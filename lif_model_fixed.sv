==> flow/design.v <==
module lif_neuron_fixed #(
    parameter int I_WIDTH      = 16,
    parameter int I_FRAC_WIDTH = 8,
    parameter int WIDTH        = 16,
    parameter int FRAC_WIDTH   = 8
)(
    input  logic                      clk,
    input  logic                      rst_n,
    input  logic                      en,
    input  logic signed [I_WIDTH-1:0] input_current,
    output logic                      spike
);
    localparam int DECAY_WIDTH = WIDTH + 10;
    localparam int ACCUM_WIDTH = DECAY_WIDTH + 1;
    typedef logic signed [WIDTH-1:0]       state_t;
    typedef logic signed [ACCUM_WIDTH-1:0] accum_t;
    typedef logic signed [DECAY_WIDTH-1:0] decay_t;
    localparam state_t V_RESET = state_t'($signed({1'b1, {(WIDTH-1){1'b0}}}) >>> 1);  
    localparam state_t MAX_VAL = {1'b0, {(WIDTH-1){1'b1}}};
    localparam state_t MIN_VAL = {1'b1, {(WIDTH-1){1'b0}}};
    state_t v_reg, v_next;
    logic   spike_next;
    accum_t term_decay, term_input, v_next_pre;
    decay_t decay_x512, decay_x2, decay_x510;
    always_comb begin
        decay_x512 = decay_t'($signed(v_reg)) <<< 9;
        decay_x2   = decay_t'($signed(v_reg)) <<< 1;
        decay_x510 = decay_x512 - decay_x2;
        term_decay = accum_t'(decay_x510 >>> 9);
        term_input = accum_t'($signed(input_current)) <<< (FRAC_WIDTH - I_FRAC_WIDTH);
        v_next_pre = term_decay + term_input;
        if (v_next_pre >= accum_t'(MAX_VAL)) begin
            v_next     = V_RESET;
            spike_next = 1'b1;
        end else if (v_next_pre <= accum_t'(MIN_VAL)) begin
            v_next     = MIN_VAL;
            spike_next = 1'b0;
        end else begin
            v_next     = state_t'(v_next_pre[WIDTH-1:0]);
            spike_next = 1'b0;
        end
    end
    always_ff @(posedge clk or negedge rst_n) begin
        if (!rst_n) begin
            v_reg <= '0;
            spike <= 1'b0;
        end else if (en) begin
            v_reg <= v_next;
            spike <= spike_next;
        end
    end
endmodule
From RTL to reports: lif_neuron_fixed --
The steps from the RTL of lif_neuron_fixed to its reports follow in flow order. Lines are those of the file above, counted from 1. Cell names lack the library's common part. Not given: --
Set-up: top module lif_neuron_fixed, clock port clk, standard-cell library sky130hd, library corner tt_025C_1v80

Word-level counts --
Source: Yosys, flattened and elaborated, memories not mapped. Widths are those after wreduce; folded enables and synchronous resets count as part of the registers. Registers that Yosys merges into a memory's read port (data or address) are not register bits. Print and check cells do not count. Equal cells are merged and count once.
Word-level totals: output and inout port bits 1, latch bits 0, bits in writable memories 0, register bits 17, cells after elaboration 9, memories 0, memory bits (read-only) 0, input bits 19, clocked read ports x word width 0
Cells by class: muxes and demuxes 3, $lt $le $gt $ge 2, equality and inequality tests 0, multiply operators 0, divide/modulo/power cells 0, $add $sub $neg 2, reductions and logical operators 0, shifts and indexed selects 0, bitwise operators 0
Operator list (number):
- 16-bit 2-to-1 mux | 2
- 25-bit by 17-bit subtractor with 26-bit output | 1
- 17-bit by 16-bit adder with 18-bit output | 1
- 18-bit by 16-bit greater-or-equal comparator with 1-bit output with constant B | 1
- 18-bit by 16-bit <= comparator with 1-bit output with constant B | 1
- 1-bit 2-to-1 mux | 1

Longest topological paths --
Yosys ltp: most cells in a row. Word level: on the elaborated netlist, between registers, memories and ports. Mapped: between sequential cells and ports; inverters and the memories' decode and read muxes count.
Logic depth: word-level depth 5, ABC_AREA 0, gate-level depth with buffers 20, gate-level depth less buffers 19

Netlist --
Source: synth_stat.txt of the flow (Yosys; design flattened, memories mapped). It holds for the ABC_AREA given above (unset counts as 0); a run with the other value may have another netlist. The area totals of this step are shown rounded.
Mapped netlist: cell count 304, buffer cells 9, cell area after synthesis 2530 um2, mapped flip-flops 17
Cell types:
- dfrtp_1 | number 17, total area 425.408 um2
- ha_1 | number 32, total area 400.384 um2
- a21oi_1 | number 24, total area 120.115 um2
- o22ai_2 | number 9, total area 112.608 um2
- inv_1 | number 28, total area 105.101 um2
- nand2_1 | number 21, total area 78.826 um2
- nor2_1 | number 21, total area 78.826 um2
- xnor2_1 | number 9, total area 78.826 um2
- a21o_1 | number 10, total area 75.072 um2
- o21a_1 | number 7, total area 52.55 um2
- a211oi_2 | number 4, total area 50.048 um2
- nand3_1 | number 9, total area 45.043 um2
- nor3_1 | number 9, total area 45.043 um2
- o21ai_0 | number 9, total area 45.043 um2
- xor2_1 | number 5, total area 43.792 um2
- a311o_1 | number 4, total area 40.038 um2
- o22ai_1 | number 6, total area 37.536 um2
- buf_6 | number 3, total area 33.782 um2
Not listed: further types 42, cells in them 77.

Timing after synthesis --
Path of least setup slack by OpenSTA after synthesis, without wires, with an ideal clock, recovery checks aside; 20% of the period is set as input and as output delay. Where synthesis merged equal registers, the netlist keeps one of their names.
Path post-synthesis: path kind register -> register, from reg v_reg[3], to reg v_reg[12], setup time 0.139 ns, time at the first pin 0.000 ns, clock period 6.76 ns, buffers on the path 1, slack 2.538 ns, stages on the path 20, arrival time 4.083 ns, delay of the path 4.222 ns, required time 6.621 ns, synthesis period reached 4.222 ns
"delay of the path" = arrival - input delay + setup time. "stages on the path" counts driving pins, that of a launching flip-flop among them; a cell with two outputs on the path counts twice. "synthesis period reached" = period - worst setup slack (recovery checks aside). The figure is calculated, with input and output delays left at 20% of the set period. The rows between start and end are the longest chain of elaborated cells between them; the timing report does not say that the signal goes this way. Where chains are equally long, one stands for them. A line is the first line of the expression or statement that the cell stems from. Yosys adds cells for indexed reads and writes and turns some case tables into memories.
On the way, post-synthesis: path through dfrtp_1 -> ha_1 -> a21o_1 -> a21o_1 -> a21o_1 -> o2111ai_1 -> nand2_1 -> a21o_1 -> a211oi_1 -> nor3_1 -> ha_1 -> a21oi_1 -> nand2b_1 -> a311oi_2 -> o21ai_1 -> a2111oi_2 -> a211oi_2 -> a22oi_4 -> buf_6 -> o22ai_1, length of the longest elaborated chain 5
RTL lines, path post-synthesis:
- start: declaration | RTL line 21 | state_t v_reg, v_next;
- start: assignment | RTL line 45 | v_reg <= '0;
- start: assignment | RTL line 48 | v_reg <= v_next;
- 25-bit by 17-bit subtractor with 26-bit output | RTL line 28 | decay_x510 = decay_x512 - decay_x2;
- 17-bit by 16-bit adder with 18-bit output | RTL line 31 | v_next_pre = term_decay + term_input;
- 18-bit by 16-bit <= comparator with 1-bit output | RTL line 35 | end else if (v_next_pre <= accum_t'(MIN_VAL)) begin
- 16-bit 2-to-1 mux | RTL line 35
- 16-bit 2-to-1 mux | RTL line 32 | if (v_next_pre >= accum_t'(MAX_VAL)) begin
- end: assignment | RTL line 45
- end: assignment | RTL line 48
- end: declaration | RTL line 21

Path in the finished layout --
Path of least setup slack in the final report of flow run A (OpenROAD, finished layout, wires in). Where an end is a register, its clock arrival counts in the times.
Path post-layout: path kind register -> register, from reg v_reg[3], to reg v_reg[1], setup time 0.14 ns, clock period 5.44 ns, arrival time 5.05 ns, stages on the path 19, buffers on the path 0, required time 5.59 ns, time at the first pin 0.29 ns, slack 0.54 ns
The rows between start and end are the longest chain of elaborated cells between them; the timing report does not say that the signal goes this way. Where chains are equally long, one stands for them.
On the way, post-layout: path through dfrtp_1 -> ha_1 -> a21o_1 -> a21o_1 -> a21o_1 -> o2111ai_1 -> nand2_1 -> a21o_1 -> a211oi_1 -> nor3_1 -> ha_1 -> a21oi_1 -> nand2b_1 -> a311oi_2 -> o21ai_1 -> a2111oi_2 -> a211oi_2 -> a22oi_4 -> o22ai_1, length of the longest elaborated chain 5
RTL lines, path post-layout:
- start: declaration | RTL line 21 | state_t v_reg, v_next;
- start: assignment | RTL line 45 | v_reg <= '0;
- start: assignment | RTL line 48 | v_reg <= v_next;
- 25-bit by 17-bit subtractor with 26-bit output | RTL line 28 | decay_x510 = decay_x512 - decay_x2;
- 17-bit by 16-bit adder with 18-bit output | RTL line 31 | v_next_pre = term_decay + term_input;
- 18-bit by 16-bit <= comparator with 1-bit output | RTL line 35 | end else if (v_next_pre <= accum_t'(MIN_VAL)) begin
- 16-bit 2-to-1 mux | RTL line 35
- 16-bit 2-to-1 mux | RTL line 32 | if (v_next_pre >= accum_t'(MAX_VAL)) begin
- end: assignment | RTL line 45
- end: assignment | RTL line 48
- end: declaration | RTL line 21

# Flow runs of lif_neuron_fixed

Stored flow runs of lif_neuron_fixed (2 of them; Yosys, OpenROAD, sky130hd). They differ in their settings and are not a sequence. Constraints: input delay and output delay 20% of the set period each, output load 0.01 pF.
By "achieved clock period" is meant the clock period of the run minus its worst setup slack. This is arithmetic on one report: input and output delays are still those of the set period (20% each).
Values from the reports are rounded here.

[flow run A] flow files
==> flow/run.sh <==
#!/bin/bash
# the make line also repeats the synthesis and layout settings of config.mk as NAME=value (left out here)
make -C /OpenROAD-flow-scripts/flow DESIGN_CONFIG=/design/flow/config.mk WORK_HOME=/design/flow/orfs CLKGATE_MAP_FILE= finish
==> flow/config.mk <==
export PLATFORM = sky130hd
export DESIGN_NAME = lif_neuron_fixed
export DESIGN_NICKNAME = lif_neuron_fixed
export VERILOG_FILES = /design/flow/design.v
export SDC_FILE = /design/flow/constraint.sdc
export NUM_CORES = 4
export LEC_CHECK = 0
export CAP_MARGIN = 10
export CELL_PAD_IN_SITES_DETAIL_PLACEMENT = 0
export CORE_MARGIN = 2
export CORE_UTILIZATION = 72
export CTS_CLUSTER_DIAMETER = 276
export CTS_CLUSTER_SIZE = 10
export HOLD_SLACK_MARGIN = 0.16
export PLACE_DENSITY_LB_ADDON = 0.23
export SLEW_MARGIN = 20
export TNS_END_PERCENT = 15
==> flow/constraint.sdc <==
create_clock -name core_clock -period 5.44 [get_ports {clk}]
set_input_delay 1.0880 -clock core_clock [delete_from_list [all_inputs] [get_ports {clk}]]
set_output_delay 1.0880 -clock core_clock [all_outputs]
set_load 0.01 [all_outputs]

[flow run A] result: area of the synthesized netlist 2530 um2; die size 4010 um2; utilization in the final report 0.815; setup slack of the worst path 0.538 ns; total negative slack on setup checks 0.000 ns; achieved clock period 4.902 ns

[flow run B] flow files
==> flow/run.sh <==
#!/bin/bash
# the make line also repeats the synthesis and layout settings of config.mk as NAME=value (left out here)
make -C /OpenROAD-flow-scripts/flow DESIGN_CONFIG=/design/flow/config.mk WORK_HOME=/design/flow/orfs CLKGATE_MAP_FILE= finish
==> flow/config.mk <==
export PLATFORM = sky130hd
export DESIGN_NAME = lif_neuron_fixed
export DESIGN_NICKNAME = lif_neuron_fixed
export VERILOG_FILES = /design/flow/design.v
export SDC_FILE = /design/flow/constraint.sdc
export NUM_CORES = 4
export LEC_CHECK = 0
export CAP_MARGIN = 20
export CORE_ASPECT_RATIO = 1.41
export CORE_MARGIN = 2
export CORE_UTILIZATION = 36
export MAX_ROUTING_LAYER = met4
export PLACE_DENSITY = 0.61
export SETUP_SLACK_MARGIN = -0.15
export SLEW_MARGIN = 20
==> flow/constraint.sdc <==
create_clock -name core_clock -period 2.46 [get_ports {clk}]
set_input_delay 0.4920 -clock core_clock [delete_from_list [all_inputs] [get_ports {clk}]]
set_output_delay 0.4920 -clock core_clock [all_outputs]
set_load 0.01 [all_outputs]

[flow run B] result: area of the synthesized netlist 2530 um2; die size 7730 um2; utilization in the final report 0.649; setup slack of the worst path -1.82 ns; total negative slack on setup checks -30.1 ns; achieved clock period 4.276 ns
