==> flow/design.v <==
`timescale 1ns / 1ps
module lpf_unit #(
    parameter int WIDTH = 16,
    parameter int FRAC_WIDTH = 8
)(
    input logic clk,
    input logic rst_n,
    input logic spike_in,
    output logic signed [WIDTH-1:0] y_out
);
    typedef logic signed [WIDTH+10-1:0] decay_t;
    typedef logic signed [(2*WIDTH)+2-1:0] accum_t; 
    logic [WIDTH-1:0] y_reg;
    logic [WIDTH-1:0] y_next;
    decay_t decay_x512, decay_x2, decay_x510;
    accum_t term_decay, term_input, y_next_pre;
    localparam logic [WIDTH-1:0] MAX_VAL = {1'b0, {(WIDTH-1){1'b1}}};
    localparam logic [WIDTH-1:0] MIN_VAL = '0;
    always_comb begin
        decay_x512 = decay_t'($signed(y_reg)) <<< 9;
        decay_x2   = decay_t'($signed(y_reg)) <<< 1;
        decay_x510 = decay_x512 - decay_x2;
        term_decay = accum_t'(decay_x510 >>> 9);
        term_input = spike_in ? (accum_t'(1) << FRAC_WIDTH) : '0;
        y_next_pre = term_decay + term_input;
        if (y_next_pre >= accum_t'(MAX_VAL))
            y_next = MAX_VAL;
        else if (y_next_pre <= accum_t'(MIN_VAL))
            y_next = MIN_VAL;
        else
            y_next = y_next_pre[WIDTH-1:0];
    end
    always_ff @(posedge clk or negedge rst_n) begin
        if (!rst_n) begin
            y_reg <= 16'h0000;
            y_out <= 16'h0000;
        end else begin
            y_reg <= y_next;
            y_out <= y_next;
        end
    end
endmodule
`timescale 1ns / 1ps
module output_decoder#(
    parameter int NUM_NEURONS = 16,
    parameter int WIDTH = 16,
    parameter int FRAC_WIDTH = 8,
    parameter int ADDR_WIDTH = 4,
    parameter logic signed [31:0] THRESHOLD = 32'h0001_0000
)(
    input logic clk,
    input logic rst_n,
    input logic [NUM_NEURONS-1:0] spike_in,
    input logic weight_en,
    input logic [ADDR_WIDTH-1:0] weight_addr,
    input logic signed [WIDTH-1:0] weight_data,
    input logic start,
    output logic done,
    output logic signed [31:0] prediction,
    output logic match
);
    localparam int GUARD_BITS = $clog2(NUM_NEURONS);
    localparam int ACCUM_WIDTH = (2 * WIDTH) + GUARD_BITS;
    logic signed [WIDTH-1:0] lpf_outputs [NUM_NEURONS];
    logic signed [WIDTH-1:0] lpf_snapshot [NUM_NEURONS];
    genvar i;
    generate
        for (i = 0; i < NUM_NEURONS; i++) begin : bank
            lpf_unit #(.WIDTH(WIDTH), .FRAC_WIDTH(FRAC_WIDTH)) lpf_inst (
                .clk(clk), .rst_n(rst_n), .spike_in(spike_in[i]), .y_out(lpf_outputs[i])
            );
        end
    endgenerate
    logic signed [WIDTH-1:0] weights [NUM_NEURONS];
    always_ff @(posedge clk) begin
        if (weight_en)
            weights[weight_addr] <= weight_data;
    end
    typedef enum logic [1:0] {IDLE, COMPUTE, FINISH} out_dec_state_t;
    out_dec_state_t state;
    logic [ADDR_WIDTH-1:0] ptr;
    logic signed [ACCUM_WIDTH-1:0] accum;  
    always_ff @(posedge clk or negedge rst_n) begin
        if (!rst_n) begin
            state <= IDLE;
            prediction <= '0;
            done <= '0;
            match <= '0;
            accum <= '0;
            ptr <= '0;
            for (int idx = 0; idx < NUM_NEURONS; idx++) begin
                lpf_snapshot[idx] <= '0;
            end
        end else begin
            case (state)
                IDLE: begin
                    done <= '0;
                    if (start) begin
                        ptr <= '0;
                        accum <= '0;
                        for (int idx = 0; idx < NUM_NEURONS; idx++) begin
                            lpf_snapshot[idx] <= lpf_outputs[idx];
                        end
                        state <= COMPUTE;
                    end
                end
                COMPUTE: begin
                    accum <= accum + ($signed({1'b0, lpf_snapshot[ptr]}) * weights[ptr]);
                    if (ptr == (ADDR_WIDTH'(NUM_NEURONS - 1)))
                        state <= FINISH;
                    else
                        ptr <= ptr + 1;
                end
                FINISH: begin
                    logic signed [31:0] val_sat;
                    if (accum > 36'sh0_7FFF_FFFF) begin
                        val_sat = 32'sh7FFF_FFFF; 
                    end else if (accum < 36'shF_8000_0000) begin
                        val_sat = 32'sh8000_0000;
                    end else begin
                        val_sat = accum[31:0];
                    end
                    prediction <= val_sat;
                    if ($signed(val_sat) > THRESHOLD)
                        match <= 1'b1;
                    else
                        match <= 1'b0;
                    done <= 1'b1;
                    state <= IDLE;
                end
                default: begin
                    state <= IDLE;
                end
            endcase
        end
    end
endmodule
== From RTL to reports: output_decoder ==
The steps from the RTL of output_decoder to its reports follow in flow order.
Lines are those of the file above, counted from 1.
Cell names lack the library's common part.
The mark - stands for no value.

* Design top: output_decoder
* Clock: clk
* Cell library: sky130hd
* Library corner: tt_025C_1v80

== After elaboration ==
Source: Yosys, flattened and elaborated. Widths are those after wreduce. Registers that Yosys merges into a memory's read port (data or address) are not register bits. Print and check cells do not count. Equal cells are merged and count once.
Memory sizes are those after Yosys's memory passes, which may raise the word count (mostly to a power of two), join words into wider ones and drop unused or constant bits.

* Add/subtract/negate cells: 34
* Multiply operators: 1
* Div/mod/pow operators: 0
* Order comparisons: 35
* Equality and inequality tests: 20
* Shift operators: 0
* Mux-type cells: 66
* Bitwise logic cells: 0
* Reductions and logical operators: 8

{| class="wikitable"
|+ Operators with widths
! cell !! number
|-
| 34-bit by 1-bit less-or-equal comparator with 1-bit output (second input constant) || 16
|-
| 34-bit by 15-bit greater-or-equal comparator with 1-bit output (second input constant) || 16
|-
| 16-bit two-way mux || 34
|-
| 17-bit by 16-bit multiplier with 33-bit output || 1
|-
| 25-bit by 17-bit subtractor with 26-bit output || 16
|-
| 17-bit by 10-bit adder with 18-bit output || 16
|-
| 16-bit parallel mux with 16-bit select || 1
|-
| 9-bit two-way mux || 16
|-
| 32-bit two-way mux || 3
|-
| 36-bit parallel mux with 2-bit select || 1
|-
| 36-bit by 32-bit greater-than comparator with 1-bit output (second input constant) || 1
|-
| 36-bit by 32-bit less-than comparator with 1-bit output (second input constant) || 1
|-
| 36-bit by 33-bit adder with 36-bit output || 1
|-
| 36-bit two-way mux || 1
|-
| 32-bit by 18-bit greater-than comparator with 1-bit output (second input constant) || 1
|-
| 4-bit == test (second input constant) || 8
|-
| 4-bit by 3-bit == test with 1-bit output (second input constant) || 4
|-
| 4-bit two-way mux || 3
|-
| 4-bit by 2-bit == test with 1-bit output (second input constant) || 2
|-
| 4-bit parallel mux with 2-bit select || 1
|-
| 2-bit inequality test (second input constant) || 3
|-
| 2-bit AND reduction || 3
|-
| 2-bit nonzero test || 2
|-
| 4-bit by 1-bit adder with 4-bit output (second input constant) || 1
|-
| 4-bit by 1-bit == test with 1-bit output (second input constant) || 1
|-
| 4-bit logical NOT || 1
|-
| 2-bit parallel mux with 2-bit select || 1
|-
| 2-bit two-way mux || 2
|}

Not listed: further kinds 6, cells in them 7.

* Register bits: 588
* Latch bits: 0
* RAM bits: 256
* Bits in read-only memories: 0
* Word width x clocked read ports: 0
* Memories: 1

{| class="wikitable"
|+ Memories
! memory !! depth !! width !! rd ports !! wr ports !! RTL line !! RTL
|-
| weights || 16 || 16 || 1 || 1 || 74 || <nowiki>logic signed [WIDTH-1:0] weights [NUM_NEURONS];</nowiki>
|}

== Depth ==
Yosys ltp: most cells in a row. Word level: on the elaborated netlist, between registers, memories and ports. Mapped: between sequential cells and ports; inverters and the memories' decode and read muxes count.

* Depth after elaboration: 6
* ABC_AREA: 0
* Mapped depth: 39
* Gate-level depth less buffers: 33

== Netlist ==
Source: synth_stat.txt of the flow (Yosys; design flattened, memories mapped). It holds for the ABC_AREA given above (unset counts as 0); a run with the other value may have another netlist.

* Cells in the netlist: 5,201
* Synthesis area: 54,203.2 um2
* Mapped flip-flops: 845
* Buffer cells: 177

{| class="wikitable"
|+ Cells by type
! cell type !! number
|-
| dfrtp_1 || 588
|-
| edfxtp_1 || 256
|-
| ha_1 || 401
|-
| fa_1 || 227
|-
| nand2_1 || 595
|-
| inv_1 || 547
|-
| mux4_2 || 70
|-
| xnor2_1 || 176
|-
| mux2_2 || 134
|-
| o21ai_0 || 291
|-
| xor2_1 || 138
|-
| nor2_1 || 312
|-
| a21oi_1 || 186
|-
| clkbuf_1 || 157
|-
| a21o_1 || 77
|-
| nand2b_1 || 88
|-
| a22oi_1 || 66
|-
| nand3_1 || 89
|}

Other cell types: 92; their cells: 803.
By module: a second synthesis without flattening, with its own total; a netlist apart from the flattened one above.

* Cells (unflattened synthesis): 5,921
* Area total of the unflattened synthesis: 62,562.5 um2

Each row is one instance without its submodules.

{| class="wikitable"
|+ By module
! module !! instances !! cells !! area (um2)
|-
| output_decoder || 1 || 2,657 || 33,654.8
|-
| lpf_unit || 16 || 204 || 1,806.7
|}

== Worst setup path after synthesis ==
Source: OpenSTA report_checks on the synthesized netlist (no wires, ideal clock, input and output delay 20% of the period each), path of least setup slack; recovery checks are left aside. Register names are those of the netlist, which keeps one name where synthesis merged equal registers.

* Path kind: flip-flop to flip-flop
* From: reg ptr[0]
* To: reg accum[33]
* Period: 8.31 ns
* Library setup time: 0.121 ns
* Launch time at the first pin: 0.000 ns
* Arrival: 8.772 ns
* Required time: 8.189 ns
* Slack: -0.583 ns
* Delay of the path: 8.893 ns
* Stages: 33
* Period reached after synthesis: 8.893 ns

"delay of the path" = arrival - input delay + setup time.
"stages" counts driving pins, that of a launching flip-flop among them; a cell with two outputs on the path counts twice.
"period reached after synthesis" = period - worst setup slack (recovery checks aside). The figure is calculated, with input and output delays left at 20% of the set period.
The rows between start and end are the longest chain of elaborated cells between them; the timing report does not say that the signal goes this way. Where chains are equally long, one stands for them.
A line is the first line of the expression or statement that the cell stems from. Yosys adds cells for indexed reads and writes and turns some case tables into memories.
A register here has more assigning lines than the two given.

* Cells stage by stage: dfrtp_1 clkbuf_1 buf_1 clkbuf_1 inv_1 ha_1 and3_1 clkbuf_1 clkbuf_1 a22o_1 a221oi_1 nand4_1 o22ai_1 nor2_1 fa_1 inv_1 fa_1 fa_1 inv_1 fa_1 fa_1 inv_1 fa_1 inv_1 ha_1 nand3_1 o41ai_1 a21oi_1 a21boi_0 o22a_1 a21boi_0 xnor2_1 a22o_1
* Length of the longest elaborated chain: 6

{| class="wikitable"
|+ RTL lines, path post-synthesis
! item !! RTL line !! RTL
|-
| from (decl) || 81 || <nowiki>logic [ADDR_WIDTH-1:0] ptr;</nowiki>
|-
| from (assign) || 90 || <nowiki>ptr <= '0;</nowiki>
|-
| from (assign) || 112 || <nowiki>ptr <= ptr + 1;</nowiki>
|-
| 4-bit == test || 108 || <nowiki>accum <= accum + ($signed({1'b0, lpf_snapshot[ptr]}) * weights[ptr]);</nowiki>
|-
| 16-bit parallel mux with 16-bit select || 108 ||
|-
| 16-bit two-way mux || 95 || <nowiki>case (state)</nowiki>
|-
| 17-bit by 16-bit multiplier with 33-bit output || 108 ||
|-
| 36-bit by 33-bit adder with 36-bit output || 108 ||
|-
| 36-bit parallel mux with 2-bit select || 95 ||
|-
| to (assign) || 100 || <nowiki>accum <= '0;</nowiki>
|-
| to (assign) || 108 ||
|-
| to (decl) || 82 || <nowiki>logic signed [ACCUM_WIDTH-1:0] accum;</nowiki>
|}

== Path in the finished layout ==
Path of least setup slack in the final report of run A (OpenROAD, finished layout, wires in). Where an end is a register, its clock arrival counts in the times.

* Path kind: flip-flop to flip-flop
* From: reg ptr[0]
* To: reg accum[28]
* Period: 10.0 ns
* Library setup time: 0.15 ns
* Launch time at the first pin: 0.73 ns
* Arrival: 9.70 ns
* Required time: 10.55 ns
* Slack: 0.85 ns
* Stages: 32

The rows between start and end are the longest chain of elaborated cells between them; the timing report does not say that the signal goes this way. Where chains are equally long, one stands for them.
A register here has more assigning lines than the two given.

* Cells stage by stage: dfrtp_4 inv_1 ha_1 and3_1 a22o_1 a221oi_1 nand3_1 nor2_1 nand2_1 o21ai_1 nor2_1 fa_1 inv_1 fa_1 fa_1 fa_1 inv_1 fa_1 inv_1 fa_1 inv_1 ha_1 a21o_1 a21o_1 a21oi_1 o21ai_0 a21oi_1 and2_1 o311ai_0 a31oi_1 xor2_1 o21ai_0
* Length of the longest elaborated chain: 6

{| class="wikitable"
|+ RTL lines, path post-layout
! item !! RTL line !! RTL
|-
| from (decl) || 81 || <nowiki>logic [ADDR_WIDTH-1:0] ptr;</nowiki>
|-
| from (assign) || 90 || <nowiki>ptr <= '0;</nowiki>
|-
| from (assign) || 112 || <nowiki>ptr <= ptr + 1;</nowiki>
|-
| 4-bit == test || 108 || <nowiki>accum <= accum + ($signed({1'b0, lpf_snapshot[ptr]}) * weights[ptr]);</nowiki>
|-
| 16-bit parallel mux with 16-bit select || 108 ||
|-
| 16-bit two-way mux || 95 || <nowiki>case (state)</nowiki>
|-
| 17-bit by 16-bit multiplier with 33-bit output || 108 ||
|-
| 36-bit by 33-bit adder with 36-bit output || 108 ||
|-
| 36-bit parallel mux with 2-bit select || 95 ||
|-
| to (assign) || 100 || <nowiki>accum <= '0;</nowiki>
|-
| to (assign) || 108 ||
|-
| to (decl) || 82 || <nowiki>logic signed [ACCUM_WIDTH-1:0] accum;</nowiki>
|}

Measured data: module output_decoder, platform sky130hd, 2 stored runs of the flow under differing settings, order arbitrary. Input and output delays are each 20% of the period that was set; the output load is 0.01 pF.
"clock period achieved" is the run's clock period less its worst setup slack. It is reckoned from that one timing run; input and output delays stay at 20% of the period that was set.
By "allowed time less slack (worst setup path)" is meant the share of the clock period that the worst setup path is allowed (20% is reserved at inputs, 20% at outputs), minus its slack. Clock arrival times at its registers enter into it.

=== Run A ===
{| class="wikitable"
! Setting !! Value
|-
| period_ns || 10.0
|-
| SETUP_SLACK_MARGIN || -0.67
|-
| CAP_MARGIN || 20
|-
| CORE_MARGIN || 2
|-
| CORE_UTILIZATION || 40
|-
| SLEW_MARGIN || 20
|-
! Result !! Value
|-
| Post-synthesis cell area || 54,203.2 um2
|-
| Allowed time less slack (worst setup path) || 9.15 ns
|-
| Worst setup path type || flip-flop to flip-flop
|-
| Setup slack of the critical path || 0.849 ns
|-
| Clock period achieved || 9.151 ns
|-
| Utilization || 44.9%
|-
| Sum of negative setup slack || 0.000 ns
|-
| Area of the die || 138,470.0 um2
|-
| Standard-cell area after routing || 60,550.6 um2
|}

=== Run B ===
{| class="wikitable"
! Setting !! Value
|-
| period_ns || 6.01
|-
| CORE_UTILIZATION || 16
|-
| SETUP_SLACK_MARGIN || 0.86
|-
| GPL_TIMING_DRIVEN || 0
|-
| CAP_MARGIN || 20
|-
| CORE_MARGIN || 2
|-
| SLEW_MARGIN || 20
|-
! Result !! Value
|-
| Allowed time less slack (worst setup path) || 8.34 ns
|-
| Worst setup path type || flip-flop to flip-flop
|-
| Setup slack of the critical path || -2.327 ns
|-
| Utilization || 19.9%
|-
| Standard-cell area after routing || 67,076.8 um2
|-
| Sum of negative setup slack || -52.965 ns
|-
| Post-synthesis cell area || 54,203.2 um2
|-
| Area of the die || 343,443.0 um2
|-
| Clock period achieved || 8.337 ns
|}
