==> flow/design.v <==
module lif_neuron #(
    parameter int I_WIDTH      = 16,
    parameter int I_FRAC_WIDTH = 8,
    parameter int WIDTH        = 16,
    parameter int FRAC_WIDTH   = 8,
    parameter logic signed [WIDTH-1:0] A_OPT   = 232,     
    parameter logic signed [WIDTH-1:0] B_OPT   = 256,     
    parameter logic signed [WIDTH-1:0] V_RESET = -20480   
)(
    input  logic                      clk,
    input  logic                      rst_n,
    input  logic signed [I_WIDTH-1:0] input_current,
    output logic                      spike
);
    localparam int MULT_WIDTH  = 2 * WIDTH;
    localparam int ACCUM_WIDTH = MULT_WIDTH + 2;
    typedef logic signed [WIDTH-1:0]       state_t;
    typedef logic signed [MULT_WIDTH-1:0]  mult_t;
    typedef logic signed [ACCUM_WIDTH-1:0] accum_t;
    localparam state_t MAX_VAL = {1'b0, {(WIDTH-1){1'b1}}};
    localparam state_t MIN_VAL = {1'b1, {(WIDTH-1){1'b0}}};
    state_t v_reg, v_next;
    logic   spike_next;
    mult_t  prod_decay, prod_input;
    accum_t term_decay, term_input, v_next_pre;
    always_comb begin
        prod_decay = $signed(v_reg) * $signed(A_OPT);
        term_decay = accum_t'(prod_decay >>> FRAC_WIDTH);
        prod_input = $signed(B_OPT) * $signed(input_current);
        term_input = accum_t'(prod_input >>> I_FRAC_WIDTH);
        v_next_pre = term_decay + term_input;
        if (v_next_pre >= accum_t'(MAX_VAL)) begin
            v_next     = V_RESET;
            spike_next = 1'b1;
        end else if (v_next_pre <= accum_t'(MIN_VAL)) begin
            v_next     = MIN_VAL;
            spike_next = 1'b0;
        end else begin
            v_next     = state_t'(v_next_pre[WIDTH-1:0]);
            spike_next = 1'b0;
        end
    end
    always_ff @(posedge clk or negedge rst_n) begin
        if (!rst_n) begin
            v_reg <= '0;
            spike <= 1'b0;
        end else begin
            v_reg <= v_next;
            spike <= spike_next;
        end
    end
endmodule
# --- Reports on lif_neuron ---
# Tool output for the design above, in the order of the flow.
# Lines are those of the file above, counted from 1.
# Cell names lack the library's common part.
setup:
  design: "lif_neuron"
  clk_port: "clk"
  lib: "sky130hd"
  pvt_corner: "tt_025C_1v80"

# --- Word level ---
# Source: Yosys, flattened and elaborated, memories not mapped. Widths are those after wreduce; folded enables and synchronous resets count as part of the registers. Registers that Yosys merges into a memory's read port (data or address) are not register bits. Print and check cells do not count. Equal cells are merged and count once.
op_classes:
  n_reduce_logical: 0
  cmp: 2
  logic: 0
  muxes: 3
  shift: 0
  equal: 0
  add_sub_neg: 1
  div_mod_pow: 0
  mul: 1
ops:
  columns: ["op", "count"]
  rows:
  - ["multiplier 16 x 6 -> 22 bit with constant B", 1]
  - ["two-way mux 16 bit", 2]
  - ["adder 17 x 16 -> 18 bit", 1]
  - [">= comparator 18 x 16 -> 1 bit with constant B", 1]
  - ["less-or-equal comparator 18 x 16 -> 1 bit with constant B", 1]
  - ["two-way mux 1 bit", 1]
word_totals:
  reg_bits: 17
  memories: 0
  clocked_rd_ports_x_width: 0
  latch_bits: 0
  out_inout_bits: 1
  mem_bits_rw: 0
  rom_bits: 0
  inputBits: 18

# --- Longest topological paths ---
# Longest topological path by Yosys (ltp), each cell counted once; first at word level (registers and memories cut), then after technology mapping (sequential cells cut; the memories' decode and read muxes count).
depth:
  word_depth: 5
  abc_area: 0
  mapped_depth: 23
  ltp_nobuf: 21

# --- Netlist ---
# The flow's flattened synthesis, as Yosys stat reports it; memories are mapped. The netlist is that of the ABC_AREA named above (0 if unset); the other value can give another one.
# Totals and module areas in this step are rounded.
synth_totals:
  mapped_cells: 467
  ffs: 17
  seqArea_mm2: 0.000425
  buf_cells: 14
  area_mm2: 0.00397
by_type:
  columns: ["cell", "count", "type_area_um2"]
  rows:
  - ["ha_1", 64, 800.768]
  - ["fa_1", 31, 620.595]
  - ["dfrtp_1", 17, 425.408]
  - ["inv_1", 91, 341.578]
  - ["o41ai_2", 8, 130.125]
  - ["a21oi_1", 25, 125.12]
  - ["nor2_1", 24, 90.086]
  - ["xnor2_1", 10, 87.584]
  - ["xor2_1", 9, 78.826]
  - ["a21o_1", 10, 75.072]
  - ["nand3_1", 15, 75.072]
  - ["nand2_1", 19, 71.318]
  - ["nor3_1", 13, 65.062]
  - ["a211o_1", 7, 61.309]
  - ["a211oi_1", 8, 60.058]
  - ["o21ai_0", 12, 60.058]
  - ["o21a_1", 6, 45.043]
  - ["and3_1", 6, 37.536]
# Other cell types: 48; their cells: 92.

# --- Worst setup path after synthesis ---
# OpenSTA on the mapped netlist: ideal clock, no wires. The path of least setup slack (recovery checks aside). Input and output delay are each 20% of the period. Register names are those of the netlist, which keeps one name where synthesis merged equal registers.
synth_timing:
  path_type: "reg-to-reg"
  start: "register v_reg[2]"
  end: "register v_reg[14]"
  delay_ns: 5.492
  required_time_ns: 7.941
  path_buffers: 1
  path_stages: 23
  clock_period_ns: 8.07
  slack_ns: 2.578
  arrival_time_ns: 5.363
  setup_ns: 0.129
  synth_period_reached_ns: 5.492
# "delay_ns" is the arrival time less input delay plus setup time.
# "path_stages" counts driving pins, that of a launching flip-flop among them; a cell with two outputs on the path counts twice.
# "synth_period_reached_ns" = period - worst setup slack (recovery checks aside). The figure is calculated, with input and output delays left at 20% of the set period.
# The rows between start and end are the longest chain of elaborated cells between them; the timing report does not say that the signal goes this way. Where chains are equally long, one stands for them.
# Each line given opens the expression or statement behind the cell; cells for indexed reads and writes are added by Yosys, which also makes memories of some case tables.
synth_via:
  cell_sequence: "dfrtp_1 > ha_1 > inv_1 > fa_1 > fa_1 > inv_1 > fa_1 > a21o_1 > a21o_1 > a21oi_1 > o21ai_0 > a211oi_1 > nor2_1 > xor2_1 > ha_1 > and2_0 > and3_1 > a2111oi_0 > nand3_1 > a2111oi_2 > and4_4 > buf_6 > o32ai_2"
  elab_chain_cells: 5
synth_lines:
  columns: ["item", "line", "text"]
  rows:
  - ["from (decl)", 22, "state_t v_reg, v_next;"]
  - ["from (assign)", 45, "v_reg <= '0;"]
  - ["from (assign)", 48, "v_reg <= v_next;"]
  - ["multiplier 16 x 6 -> 22 bit", 27, "prod_decay = $signed(v_reg) * $signed(A_OPT);"]
  - ["adder 17 x 16 -> 18 bit", 31, "v_next_pre = term_decay + term_input;"]
  - ["less-or-equal comparator 18 x 16 -> 1 bit", 35, "end else if (v_next_pre <= accum_t'(MIN_VAL)) begin"]
  - ["two-way mux 16 bit", 35, null]
  - ["two-way mux 16 bit", 32, "if (v_next_pre >= accum_t'(MAX_VAL)) begin"]
  - ["to (assign)", 45, null]
  - ["to (assign)", 48, null]
  - ["to (decl)", 22, null]

# --- Timing after layout ---
# From the final timing report of record 1: the path of least setup slack in the routed layout; clock arrival at registers is part of the times.
layout_timing:
  path_type: "reg-to-reg"
  start: "register v_reg[3]"
  end: "register v_reg[11]"
  path_buffers: 3
  slack_ns: -1.98
  required_time_ns: 3.79
  arrival_time_ns: 5.77
  path_stages: 25
  setup_ns: 0.09
  clock_period_ns: 3.64
# The rows between start and end are the longest chain of elaborated cells between them; the timing report does not say that the signal goes this way. Where chains are equally long, one stands for them.
layout_via:
  cell_sequence: "dfrtp_2 > buf_6 > ha_4 > fa_1 > inv_1 > fa_1 > inv_2 > ha_4 > a21o_1 > a21o_1 > a21oi_2 > o21ai_2 > a21oi_2 > nor2b_4 > xnor2_2 > ha_1 > clkbuf_8 > a21o_1 > a21oi_2 > a21oi_2 > o311ai_2 > nand3_2 > buf_4 > or4_1 > o32ai_2"
  elab_chain_cells: 5
layout_lines:
  columns: ["item", "line", "text"]
  rows:
  - ["from (decl)", 22, "state_t v_reg, v_next;"]
  - ["from (assign)", 45, "v_reg <= '0;"]
  - ["from (assign)", 48, "v_reg <= v_next;"]
  - ["multiplier 16 x 6 -> 22 bit", 27, "prod_decay = $signed(v_reg) * $signed(A_OPT);"]
  - ["adder 17 x 16 -> 18 bit", 31, "v_next_pre = term_decay + term_input;"]
  - ["less-or-equal comparator 18 x 16 -> 1 bit", 35, "end else if (v_next_pre <= accum_t'(MIN_VAL)) begin"]
  - ["two-way mux 16 bit", 35, null]
  - ["two-way mux 16 bit", 32, "if (v_next_pre >= accum_t'(MAX_VAL)) begin"]
  - ["to (assign)", 45, null]
  - ["to (assign)", 48, null]
  - ["to (decl)", 22, null]

# Stored flow runs of lif_neuron (2 of them; Yosys, OpenROAD, sky130hd). They differ in their settings and are not a sequence. Constraints: input delay and output delay 20% of the set period each, output load 0.01 pF.
# By "achievedPeriod_ns" is meant the clock period of the run minus its worst setup slack. This is arithmetic on one report: input and output delays are still those of the set period (20% each).
# "critical_path_time_ns": the worst setup path's part of the clock period (all of it between registers, 20% less for each end at a port) less its slack. A launch clock that arrives late makes it longer, a capture clock that arrives late makes it shorter.
# The results are shown rounded.
runs:
  - name: "record 1"
    settings:
      period_ns: 3.64
      CORE_UTILIZATION: 38
      PLACE_DENSITY_LB_ADDON: 0.02
      TNS_END_PERCENT: 100
      GPL_TIMING_DRIVEN: 0
      CAP_MARGIN: 20
      CORE_MARGIN: 2
      SLEW_MARGIN: 20
    results:
      yosys_chip_area_mm2: 0.00397
      die_footprint_mm2: 0.0113
      final_stdcell_area_mm2: 0.00524
      finalUtil_pct: 51.2
      ws_setup_ns: -1.98
      final_setup_tns_ns: -32.3
      achievedPeriod_ns: 5.623
      critical_path_time_ns: 5.62
      worst_setup_path_type: "reg-to-reg"
  - name: "record 2"
    settings:
      period_ns: 6.27
      SETUP_SLACK_MARGIN: 0.92
      CAP_MARGIN: 20
      CORE_MARGIN: 2
      CORE_UTILIZATION: 40
      SLEW_MARGIN: 20
    results:
      yosys_chip_area_mm2: 0.00397
      die_footprint_mm2: 0.0107
      final_stdcell_area_mm2: 0.00531
      finalUtil_pct: 54.8
      ws_setup_ns: 0.765
      final_setup_tns_ns: 0.000
      achievedPeriod_ns: 5.505
      critical_path_time_ns: 5.50
      worst_setup_path_type: "reg-to-reg"
